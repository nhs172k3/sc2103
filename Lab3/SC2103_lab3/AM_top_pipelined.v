==> flow/design.v <==
`timescale 1ns / 1ps
module AM_top_pipelined (input clk, rst, input [5:0] a, b, output reg [11:0] result);
    reg [5:0] a_r1, b_r1;
    reg [5:0] a_r2, b_r2;
    reg [9:0] Pin;
    wire [9:0] Pa;
    wire [11:0] Pb;
    multA uut_A (.a(a_r1), .b(b_r1), .P(Pa));
    multB uut_B (.a(a_r2), .b(b_r2), .Pin(Pin), .P(Pb));
    always @ (posedge clk)
        if (rst) begin
            a_r1 <= 0;
            b_r1 <= 0;
            a_r2 <= 0;
            b_r2 <= 0;
            Pin  <= 0;
            result <= 0;
        end else begin
            a_r1 <= a;
            b_r1 <= b;
            a_r2 <= a_r1;
            b_r2 <= b_r1;
            Pin  <= Pa;
            result <= Pb;
        end
endmodule
module multA (input [5:0] a, b, output [9:0] P);
	wire [5:0] pp0, pp1, pp2, pp3;
	wire [5:0] PP0, PP1, PP2, PP3;	 
	wire [6:0] Isum1, Isum2;	 
	assign pp0 = b & {6{a[0]}};
	assign PP0 = {1'b1,~pp0[5], pp0[4:1]};   
	assign pp1 = b & {6{a[1]}};
	assign PP1 = {~pp1[5], pp1[4:0]};
	assign pp2 = b & {6{a[2]}};
	assign PP2 = {~pp2[5], pp2[4:0]};
	assign pp3 = b & {6{a[3]}};
	assign PP3 = {~pp3[5], pp3[4:0]};
	assign Isum1 = PP1 + PP0;		 
	assign Isum2 = PP2 + Isum1[6:1];	 
	assign P[9:3] = PP3 + Isum2[6:1];	 
	assign P[2:0] = {Isum2[0], Isum1[0], pp0[0]};
endmodule
module multB(input [5:0] a, b, input [9:0] Pin, output [11:0] P);
	wire [5:0] pp4, pp5;
	wire [5:0] PP4;		 
	wire [6:0] PP5;		 
	wire [6:0] Isum4;	 
	assign pp4 = b & {6{a[4]}};
	assign PP4 = {~pp4[5], pp4[4:0]};
	assign pp5 = b & {6{a[5]}};
	assign PP5 = {1'b1, pp5[5], ~pp5[4:0]};
	assign Isum4 = PP4 + Pin[9:4];		 
	assign P[11:5] = PP5 + Isum4[6:1];	 
	assign P[4:0] = {Isum4[0], Pin[3:0]};
endmodule
# Reports on AM_top_pipelined
# The steps from the RTL of AM_top_pipelined to its reports follow in flow order.
# Lines are those of the file above, counted from 1.
# Operators: Yosys type, input widths -> output width; for muxes data width and select width s.
# Library cell names are shortened.
# A cell with -- has no value.
# inputs
top	AM_top_pipelined
clock	clk
cell_library	sky130hd
corner	tt_025C_1v80

# Word level
# Counts by Yosys on the flattened word-level netlist (proc, flatten, opt, wreduce; memories kept). Register bits leave out memories and registers merged into their read ports (data or address); mux counts leave out enables and synchronous resets folded into registers. Print and check cells are left out. Cells with the same type and inputs are merged into one.
# bits
register_bits	46
latch_bits	0
ramBits	0
rom_bits	0
clocked_rd_ports_x_width	0
mem_count	0
in_bits	14
output_inout_bits	12
elab_cells	23
# op_classes
add_sub_neg	5
multipliers	0
div_mod_pow	0
cmp	0
n_eq	0
n_shift	0
mux	0
logic	12
reduce_and_logical	0
# ops
operator	count
$and 6x6->6	6
$add 6x6->7	4
$add 7x6->7	1
$not 1->1	5
$not 5->5	1

# Depth
# Yosys ltp: most cells in a row. Word level: on the elaborated netlist, between registers, memories and ports. Mapped: between sequential cells and ports; inverters and the memories' decode and read muxes count.
# logic_depth
depth_word	5
abc_area	0
mapped_depth	18
ltp_nobuf	18

# Synthesis result
# Source: synth_stat.txt of the flow (Yosys; design flattened, memories mapped). It holds for the ABC_AREA given above (unset counts as 0); a run with the other value may have another netlist.
# The area totals of this step are shown rounded.
# mapped
cells	256
area_mm2	0.00238
flip_flops	42
# by_type
type	count	type_area_um2
dfxtp_1	42	840.806
ha_1	29	362.848
nor2b_1	34	212.704
and2_1	23	143.888
fa_1	5	100.096
xnor2_1	9	78.826
a211oi_1	8	60.058
nand2_1	16	60.058
a21o_1	7	52.55
inv_1	13	48.797
nor2_1	11	41.29
a21oi_1	8	40.038
nor3_1	6	30.029
o21a_1	4	30.029
o21ai_0	6	30.029
a211o_1	3	26.275
nor4b_1	3	26.275
xor2_1	3	26.275
# Other cell types: 13; their cells: 26.
# The figures by module come from a second, unflattened synthesis with its own total; it is not the netlist above.
# unflattened
cells_unflattened	269
area_unflattened_mm2	0.0026
# Each row is one instance without its submodules.
# by_module
mod	instances	cells	mod_area_mm2	mod_seq_area_mm2
AM_top_pipelined	1	96	0.00123	0.000921
multA	1	104	0.000835	0
multB	1	69	0.000534	0

# Worst setup path after synthesis
# Path of least setup slack by OpenSTA after synthesis, without wires, with an ideal clock, recovery checks aside; 20% of the period is set as input and as output delay. Where synthesis merged equal registers, the netlist keeps one of their names.
# synth_path
kind	reg2reg
from	reg a_r1[1]
to	reg Pin[8]
clock_period_ns	3.89
setup_ns	0.062
t_arrival_ns	3.153
required_ns	3.828
setup_slack_ns	0.675
path_delay_ns	3.215
driving_pins	17
path_buffers	0
synth_period_reached_ns	3.215
# "path_delay_ns" = arrival - input delay + setup time.
# "driving_pins" counts driving pins, that of a launching flip-flop among them; a cell with two outputs on the path counts twice.
# "synth_period_reached_ns" is the clock period less the worst setup slack; recovery checks do not enter. This is arithmetic on one report: input and output delays are still those of the set period (20% each).
# Between the ends stands the longest chain of elaborated cells between them, by number of cells; it is not shown to be the way that was timed. Of several equally long chains one is given.
# A line is the first line of the expression or statement that the cell stems from. Yosys adds cells for indexed reads and writes and turns some case tables into memories.
# synth_between
path_cell_list	dfxtp_1 and2_1 ha_1 inv_1 fa_1 nor2b_1 o21ai_1 nand2b_1 xor2_1 ha_1 o21a_1 o31a_1 o21ai_1 nand2b_1 ha_1 or4_1 nand3_1
elab_chain_cells	5
# synth_rtl
element	line	source
start, declared	3	reg [5:0] a_r1, b_r1;
start, assigned	12	a_r1 <= 0;
start, assigned	19	a_r1 <= a;
$and 6x6->6	33	assign pp1 = b & {6{a[1]}};
$not 1->1	34	assign PP1 = {~pp1[5], pp1[4:0]};
$add 6x6->7	39	assign Isum1 = PP1 + PP0;
$add 6x6->7	40	assign Isum2 = PP2 + Isum1[6:1];
$add 6x6->7	41	assign P[9:3] = PP3 + Isum2[6:1];
end, assigned	16	Pin  <= 0;
end, assigned	23	Pin  <= Pa;
end, declared	5	reg [9:0] Pin;

# Timing after layout
# From the final timing report of run 1: the path of least setup slack in the routed layout; clock arrival at registers is part of the times.
# layout_path
kind	reg2reg
from	reg b_r1[1]
to	reg Pin[8]
clock_period_ns	3.78
setup_ns	0.05
t_arrival_ns	3.71
required_ns	4.03
setup_slack_ns	0.32
driving_pins	16
path_buffers	0
# Between the ends stands the longest chain of elaborated cells between them, by number of cells; it is not shown to be the way that was timed. Of several equally long chains one is given.
# layout_between
path_cell_list	dfxtp_4 and2_1 ha_2 inv_1 fa_2 inv_1 ha_1 inv_1 fa_1 nor2b_1 o31a_1 a21oi_1 ha_1 o211ai_1 or4_1 nand3_1
elab_chain_cells	4
# layout_rtl
element	line	source
start, declared	3	reg [5:0] a_r1, b_r1;
start, assigned	13	b_r1 <= 0;
start, assigned	20	b_r1 <= b;
$and 6x6->6	33	assign pp1 = b & {6{a[1]}};
$add 6x6->7	39	assign Isum1 = PP1 + PP0;
$add 6x6->7	40	assign Isum2 = PP2 + Isum1[6:1];
$add 6x6->7	41	assign P[9:3] = PP3 + Isum2[6:1];
end, assigned	16	Pin  <= 0;
end, assigned	23	Pin  <= Pa;
end, declared	5	reg [9:0] Pin;

# 2 stored runs of AM_top_pipelined in the flow (synthesis by Yosys, layout by OpenROAD, sky130hd cells), in arbitrary order. Constraints: input delay and output delay 20% of the set period each, output load 0.01 pF.
# By "clock_period_reached_ns" is meant the clock period of the run minus its worst setup slack. This is arithmetic on one report: input and output delays are still those of the set period (20% each).
# "final_power_uw": no workload was simulated; the value follows from the tool's default switching activity.
# Values from the reports are rounded here.
# Among the settings, - means not set for that run.
stored run	period_ns	CORE_UTILIZATION	SETUP_SLACK_MARGIN	PLACE_DENSITY_LB_ADDON	CORE_ASPECT_RATIO	CORE_MARGIN	GPL_TIMING_DRIVEN	CAP_MARGIN	MIN_ROUTING_LAYER	MAX_ROUTING_LAYER	SLEW_MARGIN	TNS_END_PERCENT	CTS_CLUSTER_DIAMETER	yosys.chip_area_mm2	die_area_mm2	finalCellArea_mm2	timing.setup.ws_ns	tns_setup_ns	worst_hold_slack_ns	final_power_uw	clock_period_reached_ns
run 1	3.78	53	0.25	0.01	1.6	4	0	25	met2	met5	20	-	-	0.00238	0.00566	0.00288	0.319	0.000	0.439	984	3.461
run 2	3.22	50	0.41	0.3	-	9	-	25	-	-	0	15	106	0.00238	0.00757	0.00295	0.036	0.000	0.433	1140	3.184
