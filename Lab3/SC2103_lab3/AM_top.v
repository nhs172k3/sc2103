==> flow/design.v <==
`timescale 1ns / 1ps
module AM_top (input clk, rst, input [5:0] a, b, output reg [11:0] result);
	reg [5:0] a_r, b_r;
	wire [11:0] P;
	array_mult_6bit uut (.a(a_r), .b(b_r), .P(P));
	always @ (posedge clk)
		if (rst)		 
		begin
			a_r <= 0;
			b_r <= 0;
			result <= 0;
		end
		else
		begin
			a_r <= a;
			b_r <= b;
			result <= P;
		end
endmodule
module array_mult_6bit (input [5:0] a, b, output [11:0] P);
	wire [5:0] pp0, pp1, pp2, pp3, pp4, pp5;
	wire [5:0] PP0, PP1, PP2, PP3, PP4;	 
	wire [6:0] PP5;		 
	wire [6:0] Isum1, Isum2, Isum3, Isum4;	 
	assign pp0 = b & {6{a[0]}};
	assign PP0 = {1'b1,~pp0[5], pp0[4:1]};   
	assign pp1 = b & {6{a[1]}};
	assign PP1 = {~pp1[5], pp1[4:0]};
	assign pp2 = b & {6{a[2]}};
	assign PP2 = {~pp2[5], pp2[4:0]};
	assign pp3 = b & {6{a[3]}};
	assign PP3 = {~pp3[5], pp3[4:0]};
	assign pp4 = b & {6{a[4]}};
	assign PP4 = {~pp4[5], pp4[4:0]};
	assign pp5 = b & {6{a[5]}};
	assign PP5 = {1'b1, pp5[5], ~pp5[4:0]};
	assign Isum1 = PP1 + PP0;		 
	assign Isum2 = PP2 + Isum1[6:1];	 
	assign Isum3 = PP3 + Isum2[6:1];	 
	assign Isum4 = PP4 + Isum3[6:1];	 
	assign P[11:5] = PP5 + Isum4[6:1];	 
	assign P[4:0] = {Isum4[0], Isum3[0], Isum2[0], Isum1[0], pp0[0]};
endmodule
---- Tool chain data of AM_top ----
The steps from the RTL of AM_top to its reports follow in flow order.
Lines are those of the file above, counted from 1.
Cell names lack the library's common part.
Not given: -
set-up
  design top .............................. AM_top
  clock input ............................. clk
  standard-cell library ................... sky130hd
  corner .................................. tt_025C_1v80

---- Elaborated design ----
Counts by Yosys on the flattened word-level netlist (proc, flatten, opt, wreduce; memories kept). Register bits leave out memories and registers merged into their read ports (data or address); mux counts leave out enables and synchronous resets folded into registers. Print and check cells are left out. Cells with the same type and inputs are merged into one.
bit counts
  register bits ........................... 24
  bits of input ports ..................... 14
  elaborated cells ........................ 20
operators by class
  $add $sub $neg .......................... 5
  bitwise gates (word level) .............. 12
operators by type and width
  cell                                    number
  6-bit AND                               6
  6-bit by 6-bit adder with 7-bit output  4
  7-bit by 6-bit adder with 7-bit output  1
  1-bit inverter                          5
  5-bit inverter                          1

---- Logic depth ----
Depth = most cells in a row (Yosys ltp): at word level without a register or memory, in the mapped netlist without a sequential cell, where the memories' decode and read muxes count.
depth
  depth in word-level cells ............... 7
  ABC_AREA ................................ 0
  depth in mapped cells ................... 26
  mapped depth without buffers ............ 26

---- Mapped cells and area ----
Yosys stat after the flow's synthesis: flattened, memories mapped to cells. It holds for the ABC_AREA given above (unset counts as 0); a run with the other value may have another netlist.
Totals and module areas in this step are rounded.
mapped netlist
  mapped cells ............................ 219
  cell area after synthesis ............... 0.00191 mm²
  sequential area ......................... 0.00048 mm²
  flip-flop cells ......................... 24
  buffers ................................. 3
cell types
  type      number  total area (µm²)
  dfxtp_1   24      480.461
  ha_1      30      375.36
  and2_1    23      143.888
  nor2b_1   21      131.376
  fa_1      5       100.096
  xnor2_1   10      87.584
  nand2_1   17      63.811
  inv_1     16      60.058
  a21oi_1   11      55.053
  o21ai_0   11      55.053
  a21o_1    7       52.55
  a211oi_1  6       45.043
  xor2_1    4       35.034
  nor2_1    7       26.275
  o21a_1    3       22.522
  o21bai_1  3       22.522
  nand2b_1  3       18.768
  a211o_1   2       17.517
Not listed: further types 12, cells in them 16.
The figures by module come from a second, unflattened synthesis with its own total; it is not the netlist above.
unflattened totals
  cell total of the unflattened synthesis .. 220
  area total of the unflattened synthesis .. 0.00198 mm²
Rows give one instance, submodules left out.
by module
  module           times used  cells  area (mm²)
  array_mult_6bit  1           170    0.00129
  AM_top           1           50     0.000693

---- Worst setup path after synthesis ----
Source: OpenSTA report_checks on the synthesized netlist (no wires, ideal clock, input and output delay 20% of the period each), path of least setup slack; recovery checks are left aside. Register names are those of the netlist, which keeps one name where synthesis merged equal registers.
timing path post-synthesis
  kind .................................... reg-to-reg
  start point ............................. register b_r[1]
  end point ............................... register result[10]
  period .................................. 5730 ps
  data arrival time ....................... 4653 ps
  data required time ...................... 5668 ps
  path slack .............................. 1015 ps
  path delay .............................. 4715 ps
  driving pins on the path ................ 23
  path buffers ............................ 0
  synthesis period reached ................ 4715 ps
"path delay" = arrival - input delay + setup time.
"driving pins on the path": output pins that drive a net of the path, with the launching flip-flop's if there is one; two outputs of one cell count as two.
"synthesis period reached" is the clock period less the worst setup slack; recovery checks do not enter. This is arithmetic on one report: input and output delays are still those of the set period (20% each).
Between the ends stands the longest chain of elaborated cells between them, by number of cells; it is not shown to be the way that was timed. Of several equally long chains one is given.
A line is the first line of the expression or statement that the cell stems from. Yosys adds cells for indexed reads and writes and turns some case tables into memories.
between the ends, post-synthesis
  path through ............................ dfxtp_1 and2_1 ha_1 inv_1 fa_1 inv_1 ha_1 fa_1 xor2_1 inv_1 fa_1 inv_1 a21o_1 a21oi_1 xnor2_1 ha_1 o21a_1 o31a_1 o21ai_0 nand2b_1 ha_1 or4b_1 nand3_1
  cells in the longest elaborated chain ... 6
  elaborated cells on any way between the ends .. 12
  RTL lines with such cells ............... 12
RTL lines, path post-synthesis
  what                                    line  RTL
  start, declared                         3     reg [5:0] a_r, b_r;
  start, assigned                         10    b_r <= 0;
  start, assigned                         16    b_r <= b;
  6-bit AND                               27    assign pp1 = b & {6{a[1]}};
  6-bit by 6-bit adder with 7-bit output  37    assign Isum1 = PP1 + PP0;
  6-bit by 6-bit adder with 7-bit output  38    assign Isum2 = PP2 + Isum1[6:1];
  6-bit by 6-bit adder with 7-bit output  39    assign Isum3 = PP3 + Isum2[6:1];
  6-bit by 6-bit adder with 7-bit output  40    assign Isum4 = PP4 + Isum3[6:1];
  7-bit by 6-bit adder with 7-bit output  41    assign P[11:5] = PP5 + Isum4[6:1];
  end, assigned                           11    result <= 0;
  end, assigned                           17    result <= P;
  end, declared                           2     module AM_top (input clk, rst, input [5:0] a, b, output reg [11:0] result);

---- Path in the finished layout ----
Path of least setup slack in the final report of flow run 1 (OpenROAD, finished layout, wires in). Where an end is a register, its clock arrival counts in the times.
The path's times are printed in steps of 10 ps; the period is the one set.
timing path after layout
  kind .................................... reg-to-reg
  start point ............................. register b_r[1]
  end point ............................... register result[10]
  period .................................. 5350 ps
  data arrival time ....................... 5020 ps
  data required time ...................... 5570 ps
  path slack .............................. 550 ps
  driving pins on the path ................ 24
  path buffers ............................ 1
Between the ends stands the longest chain of elaborated cells between them, by number of cells; it is not shown to be the way that was timed. Of several equally long chains one is given.
between the ends, after layout
  path through ............................ dfxtp_4 and2_4 ha_4 inv_2 fa_2 inv_2 ha_4 fa_2 ha_4 inv_2 fa_2 inv_1 a21o_1 a21oi_2 xnor2_1 ha_1 o21a_1 o31a_1 buf_4 o21ai_2 nand2b_1 ha_4 or4b_4 nand3_1
  cells in the longest elaborated chain ... 6
  elaborated cells on any way between the ends .. 12
  RTL lines with such cells ............... 12
RTL lines, path after layout
  what                                    line  RTL
  start, declared                         3     reg [5:0] a_r, b_r;
  start, assigned                         10    b_r <= 0;
  start, assigned                         16    b_r <= b;
  6-bit AND                               27    assign pp1 = b & {6{a[1]}};
  6-bit by 6-bit adder with 7-bit output  37    assign Isum1 = PP1 + PP0;
  6-bit by 6-bit adder with 7-bit output  38    assign Isum2 = PP2 + Isum1[6:1];
  6-bit by 6-bit adder with 7-bit output  39    assign Isum3 = PP3 + Isum2[6:1];
  6-bit by 6-bit adder with 7-bit output  40    assign Isum4 = PP4 + Isum3[6:1];
  7-bit by 6-bit adder with 7-bit output  41    assign P[11:5] = PP5 + Isum4[6:1];
  end, assigned                           11    result <= 0;
  end, assigned                           17    result <= P;
  end, declared                           2     module AM_top (input clk, rst, input [5:0] a, b, output reg [11:0] result);

Add stored flow runs of AM_top

Module AM_top, platform sky130hd: 2 stored runs of the flow (Yosys, OpenROAD) with differing settings, in no particular order. Input and output delays are each 20% of the period that was set; the output load is 0.01 pF.
The results are shown rounded.

======== flow run 1 ========
==> flow/run.sh <==
#!/bin/bash
# the make line also repeats the synthesis and layout settings of config.mk as NAME=value (left out here)
make -C /OpenROAD-flow-scripts/flow DESIGN_CONFIG=/design/flow/config.mk WORK_HOME=/design/flow/orfs CLKGATE_MAP_FILE= finish
==> flow/config.mk <==
export PLATFORM = sky130hd
export DESIGN_NAME = AM_top
export DESIGN_NICKNAME = AM_top
export VERILOG_FILES = /design/flow/design.v
export SDC_FILE = /design/flow/constraint.sdc
export NUM_CORES = 4
export LEC_CHECK = 0
export CAP_MARGIN = 25
export CELL_PAD_IN_SITES_GLOBAL_PLACEMENT = 0
export CORE_ASPECT_RATIO = 0.91
export CORE_MARGIN = 2
export CORE_UTILIZATION = 26
export CTS_CLUSTER_DIAMETER = 277
export GPL_ROUTABILITY_DRIVEN = 1
export MAX_ROUTING_LAYER = met4
export PLACE_DENSITY_LB_ADDON = 0.15
export SETUP_SLACK_MARGIN = 1.25
export SLEW_MARGIN = 20
==> flow/constraint.sdc <==
create_clock -name core_clock -period 5.35 [get_ports {clk}]
set_input_delay 1.0700 -clock core_clock [delete_from_list [all_inputs] [get_ports {clk}]]
set_output_delay 1.0700 -clock core_clock [all_outputs]
set_load 0.01 [all_outputs]

-------- measured, flow run 1 --------
  standard-cell area after routing ........ 0.00272 mm²
  cell area after synthesis ............... 0.00191 mm²
  setup slack of the worst path ........... 546 ps
  die area ................................ 0.00803 mm²

======== flow run 2 ========
==> flow/run.sh <==
#!/bin/bash
# the make line also repeats the synthesis and layout settings of config.mk as NAME=value (left out here)
make -C /OpenROAD-flow-scripts/flow DESIGN_CONFIG=/design/flow/config.mk WORK_HOME=/design/flow/orfs CLKGATE_MAP_FILE= finish
==> flow/config.mk <==
export PLATFORM = sky130hd
export DESIGN_NAME = AM_top
export DESIGN_NICKNAME = AM_top
export VERILOG_FILES = /design/flow/design.v
export SDC_FILE = /design/flow/constraint.sdc
export NUM_CORES = 4
export LEC_CHECK = 0
export CAP_MARGIN = 20
export CORE_MARGIN = 2
export CORE_UTILIZATION = 71
export CTS_CLUSTER_DIAMETER = 98
export CTS_CLUSTER_SIZE = 61
export MIN_ROUTING_LAYER = met1
export PLACE_DENSITY_LB_ADDON = 0.26
export SLEW_MARGIN = 20
==> flow/constraint.sdc <==
create_clock -name core_clock -period 8.11 [get_ports {clk}]
set_input_delay 1.6220 -clock core_clock [delete_from_list [all_inputs] [get_ports {clk}]]
set_output_delay 1.6220 -clock core_clock [all_outputs]
set_load 0.01 [all_outputs]

-------- measured, flow run 2 --------
  die area ................................ 0.00311 mm²
  cell area after synthesis ............... 0.00191 mm²
  setup slack of the worst path ........... 2770 ps
  standard-cell area after routing ........ 0.0022 mm²
